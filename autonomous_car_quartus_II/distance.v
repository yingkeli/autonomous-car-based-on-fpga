==> flow/design.v <==
module distance(CLK,EN,TRIG,ECHO,ULTRASOUND,DRIVER);
input CLK;                
input EN;                 
output reg TRIG;          
input ECHO;               
output reg ULTRASOUND;    
output reg [1:0] DRIVER;  
reg [24:0] count1;
reg [24:0] count2;
initial 
begin 
    count1<=0;
	 count2<=0;
	 ULTRASOUND<=0;
	 DRIVER<=1;
end
always @(posedge CLK)
begin
    if(EN==1)
	 begin 
	     TRIG<=0;
	 end
	 else if(EN==0)
	 begin
	     if(count1==0|count1==1)  
		  begin
		        TRIG<=1;
				  count1<=count1+1;
		  end
		  else if(count1==10000)         
		  begin 
		        TRIG<=0;
		        count1<=0;
		  end
		  else 
		  begin 
		        TRIG<=0;
				  count1<=count1+1;
		  end
	  end
end
always @(posedge CLK)
begin
    if(ECHO==1)
	 begin 
	     count2<=count2+1;
	 end
	 else
	 begin
	     if(count2!=0)
		  begin
		      if(count2<70) begin ULTRASOUND<=1; DRIVER<=3; end 
				else begin ULTRASOUND<=0; DRIVER<=1; end
				count2<=0;
		  end
	  end
end
endmodule
# Step by step through the tools: distance
# Tool output for the design above, in the order of the flow.
# Lines are those of the file above, counted from 1.
# Library cell names are shortened.
# The mark n/a stands for no value.
[inputs]
top = "distance"
clock_port = "CLK"
library = "sky130hd"
corner = "tt_025C_1v80"

# Word-level counts
# Yosys after proc, flatten, opt, wreduce and memory -nomap, before mapping. Memory bits, and registers merged into a memory's read port (data or address), are not among the register bits. Print and check cells are not counted. Equal cells are merged and count once.
[bits]
input_bits = 3
out_inout_bits = 4
word_cells = 23
regBits = 54
[classes]
reduce_and_logical = 4
n_eq = 2
logic = 2
addsub = 2
n_cmp = 1
n_mux = 7
[op_table]
columns = ["op", "n"]
rows = [
  ["25-bit two-way mux", 4],
  ["25-bit by 1-bit adder with 25-bit output with constant B", 2],
  ["25-bit by 1-bit == test with 1-bit output with constant B", 1],
  ["25-bit by 14-bit == test with 1-bit output with constant B", 1],
  ["25-bit by 7-bit < comparator with 1-bit output with constant B", 1],
  ["25-bit zero test", 1],
  ["25-bit nonzero test", 1],
  ["2-bit AND reduction", 1],
  ["2-bit nonzero test", 1],
  ["2-bit two-way mux", 1],
  ["1-bit two-way mux", 2],
  ["1-bit bitwise OR", 1],
  ["1-bit inverter", 1],
]

# Logic depth
# Longest topological path by Yosys (ltp), each cell counted once; first at word level (registers and memories cut), then after technology mapping (sequential cells cut; the memories' decode and read muxes count).
[logic_depth]
word_depth = 3
abc_area = 0
depth_mapped = 6
depth_no_buf = 5

# Synthesis result
# Source: synth_stat.txt of the flow (Yosys; design flattened, memories mapped). It holds for the ABC_AREA given above (unset counts as 0); a run with the other value may have another netlist.
[mapped]
n_buf = 7
cells = 267
ffs = 52
mapped_area_um2 = 2834.0
[by_type]
columns = ["cell", "n", "area_total_um2"]
rows = [
  ["edfxtp_1", 51, 1.53E+03],
  ["xnor2_1", 23, 201.443],
  ["nor2_1", 27, 101.347],
  ["nand2_1", 25, 93.84],
  ["nor4_1", 15, 93.84],
  ["or4_1", 11, 82.579],
  ["nand4_1", 13, 81.328],
  ["xor2_1", 9, 78.826],
  ["nand3_1", 15, 75.072],
  ["ha_1", 5, 62.56],
  ["a21oi_1", 12, 60.058],
  ["o31ai_1", 7, 52.55],
  ["nor3_1", 9, 45.043],
  ["inv_1", 10, 37.536],
  ["or3_1", 6, 37.536],
  ["and4_1", 3, 26.275],
  ["and3_1", 4, 25.024],
  ["o21ai_0", 5, 25.024],
]
# Other cell types: 14; their cells: 17.

# Worst setup path after synthesis
# OpenSTA on the mapped netlist: ideal clock, no wires. The path of least setup slack (recovery checks aside). Input and output delay are each 20% of the period. Register names are those of the netlist, which keeps one name where synthesis merged equal registers.
[synth_path]
path_type = "register to register"
start = "reg count2[20]"
end = "reg count2[0]"
setup_slack_ns = 0.289
clock_period_ns = 2.52
delay_ns = 2.231
path_stages = 4
setup_ns = 0.432
path_buffers = 0
arrival_time_ns = 1.799
period_less_setup_slack_ns = 2.231
# "delay_ns" = arrival - input delay + setup time.
# "path_stages": output pins that drive a net of the path, with the launching flip-flop's if there is one; two outputs of one cell count as two.
# "period_less_setup_slack_ns" = period - worst setup slack (recovery checks aside). The figure is calculated, with input and output delays left at 20% of the set period.
# The rows between start and end are the longest chain of elaborated cells between them; the timing report does not say that the signal goes this way. Where chains are equally long, one stands for them.
# Each line given opens the expression or statement behind the cell; cells for indexed reads and writes are added by Yosys, which also makes memories of some case tables.
# The path ends at the enable pin of a flip-flop; only ways to that pin are counted.
[synth_between]
cell_sequence = "edfxtp_1 or4_1 nor4_1 nand2_1"
elab_chain_len = 2
cone_cells = 2
cone_lines = 1
cone_classes = "reduce/logical (2)"
[synth_lines]
columns = ["item", "line", "text"]
rows = [
  ["start: declaration", 9, "reg [24:0] count2;"],
  ["start: assignment", 46, "count2<=count2+1;"],
  ["start: assignment", 54, "count2<=0;"],
  ["25-bit nonzero test", 50, "if(count2!=0)"],
  ["2-bit nonzero test", "n/a", ""],
  ["end: assignment", 46, ""],
  ["end: assignment", 54, ""],
  ["end: declaration", 9, ""],
]

# Path in the finished layout
# Path of least setup slack in the final report of flow run A (OpenROAD, finished layout, wires in). Where an end is a register, its clock arrival counts in the times.
[layout_path]
path_type = "register to register"
start = "reg count2[1]"
end = "reg count2[20]"
path_stages = 6
setup_ns = 0.14
arrival_time_ns = 2.42
clock_period_ns = 2.41
path_buffers = 0
setup_slack_ns = 0.16
# The rows between start and end are the longest chain of elaborated cells between them; the timing report does not say that the signal goes this way. Where chains are equally long, one stands for them.
# Ways into the end's enable are left out, as the timed path ends at the data pin.
[layout_between]
cell_sequence = "edfxtp_1 ha_1 nand2_1 or4_1 or4_1 a21oi_1"
elab_chain_len = 3
cone_cells = 4
cone_lines = 3
cone_classes = "add/sub (1); mux (2); reduce/logical (1)"
[layout_lines]
columns = ["item", "line", "text"]
rows = [
  ["start: declaration", 9, "reg [24:0] count2;"],
  ["start: assignment", 46, "count2<=count2+1;"],
  ["start: assignment", 54, "count2<=0;"],
  ["25-bit nonzero test", 50, "if(count2!=0)"],
  ["25-bit two-way mux", 50, ""],
  ["25-bit two-way mux", 44, "if(ECHO==1)"],
  ["end: assignment", 46, ""],
  ["end: assignment", 54, ""],
  ["end: declaration", 9, ""],
]

# distance through Yosys and OpenROAD on sky130hd: 2 stored runs, unordered, with their settings and measured results. The constraints put input and output delay at 20% of the set period each and load the outputs with 0.01 pF.
# By "achieved_clock_period_ns" is meant the clock period of the run minus its worst setup slack. This is arithmetic on one report: input and output delays are still those of the set period (20% each).
# "worst_path_ns" = time allowed to the worst setup path (clock period - input delay - output delay, where it has them) - its slack; a late launch clock adds to it, a late capture clock takes from it.
# "power_total_w" is the tool's figure for a default switching activity; nothing was simulated.

[[run]]
name = "flow run A"
[run.settings]
period_ns = 2.41
CAP_MARGIN = 20
CORE_MARGIN = 2
CORE_UTILIZATION = 40
SLEW_MARGIN = 20
[run.results]
final_stdcell_area_um2 = 3164.3
worst_path_ns = 2.25
worst_path_kind = "register to register"
holdWs_ns = 0.606
final_die_area_um2 = 7773.9
timing.setup.ws_ns = 0.162
fin_tns_ns = 0.000
synth_area_um2 = 2834.0
achieved_clock_period_ns = 2.248
util_pct = 46.3
power_total_w = 0.002884

[[run]]
name = "flow run B"
[run.settings]
period_ns = 3.62
CORE_UTILIZATION = 54
SETUP_SLACK_MARGIN = 0.45
PLACE_DENSITY_LB_ADDON = 0.18
CORE_ASPECT_RATIO = 0.7
CELL_PAD_IN_SITES_DETAIL_PLACEMENT = 1
ABC_AREA = 0
GPL_TIMING_DRIVEN = 0
GPL_ROUTABILITY_DRIVEN = 1
CTS_CLUSTER_SIZE = 96
MAX_ROUTING_LAYER = "met4"
CAP_MARGIN = 20
CORE_MARGIN = 2
SLEW_MARGIN = 20
[run.results]
final_stdcell_area_um2 = 3106.7
worst_path_ns = 1.94
worst_path_kind = "input to register"
holdWs_ns = 0.614
final_die_area_um2 = 5852.7
timing.setup.ws_ns = 0.957
fin_tns_ns = 0.000
synth_area_um2 = 2834.0
achieved_clock_period_ns = 2.663
util_pct = 60.4
power_total_w = 0.001957
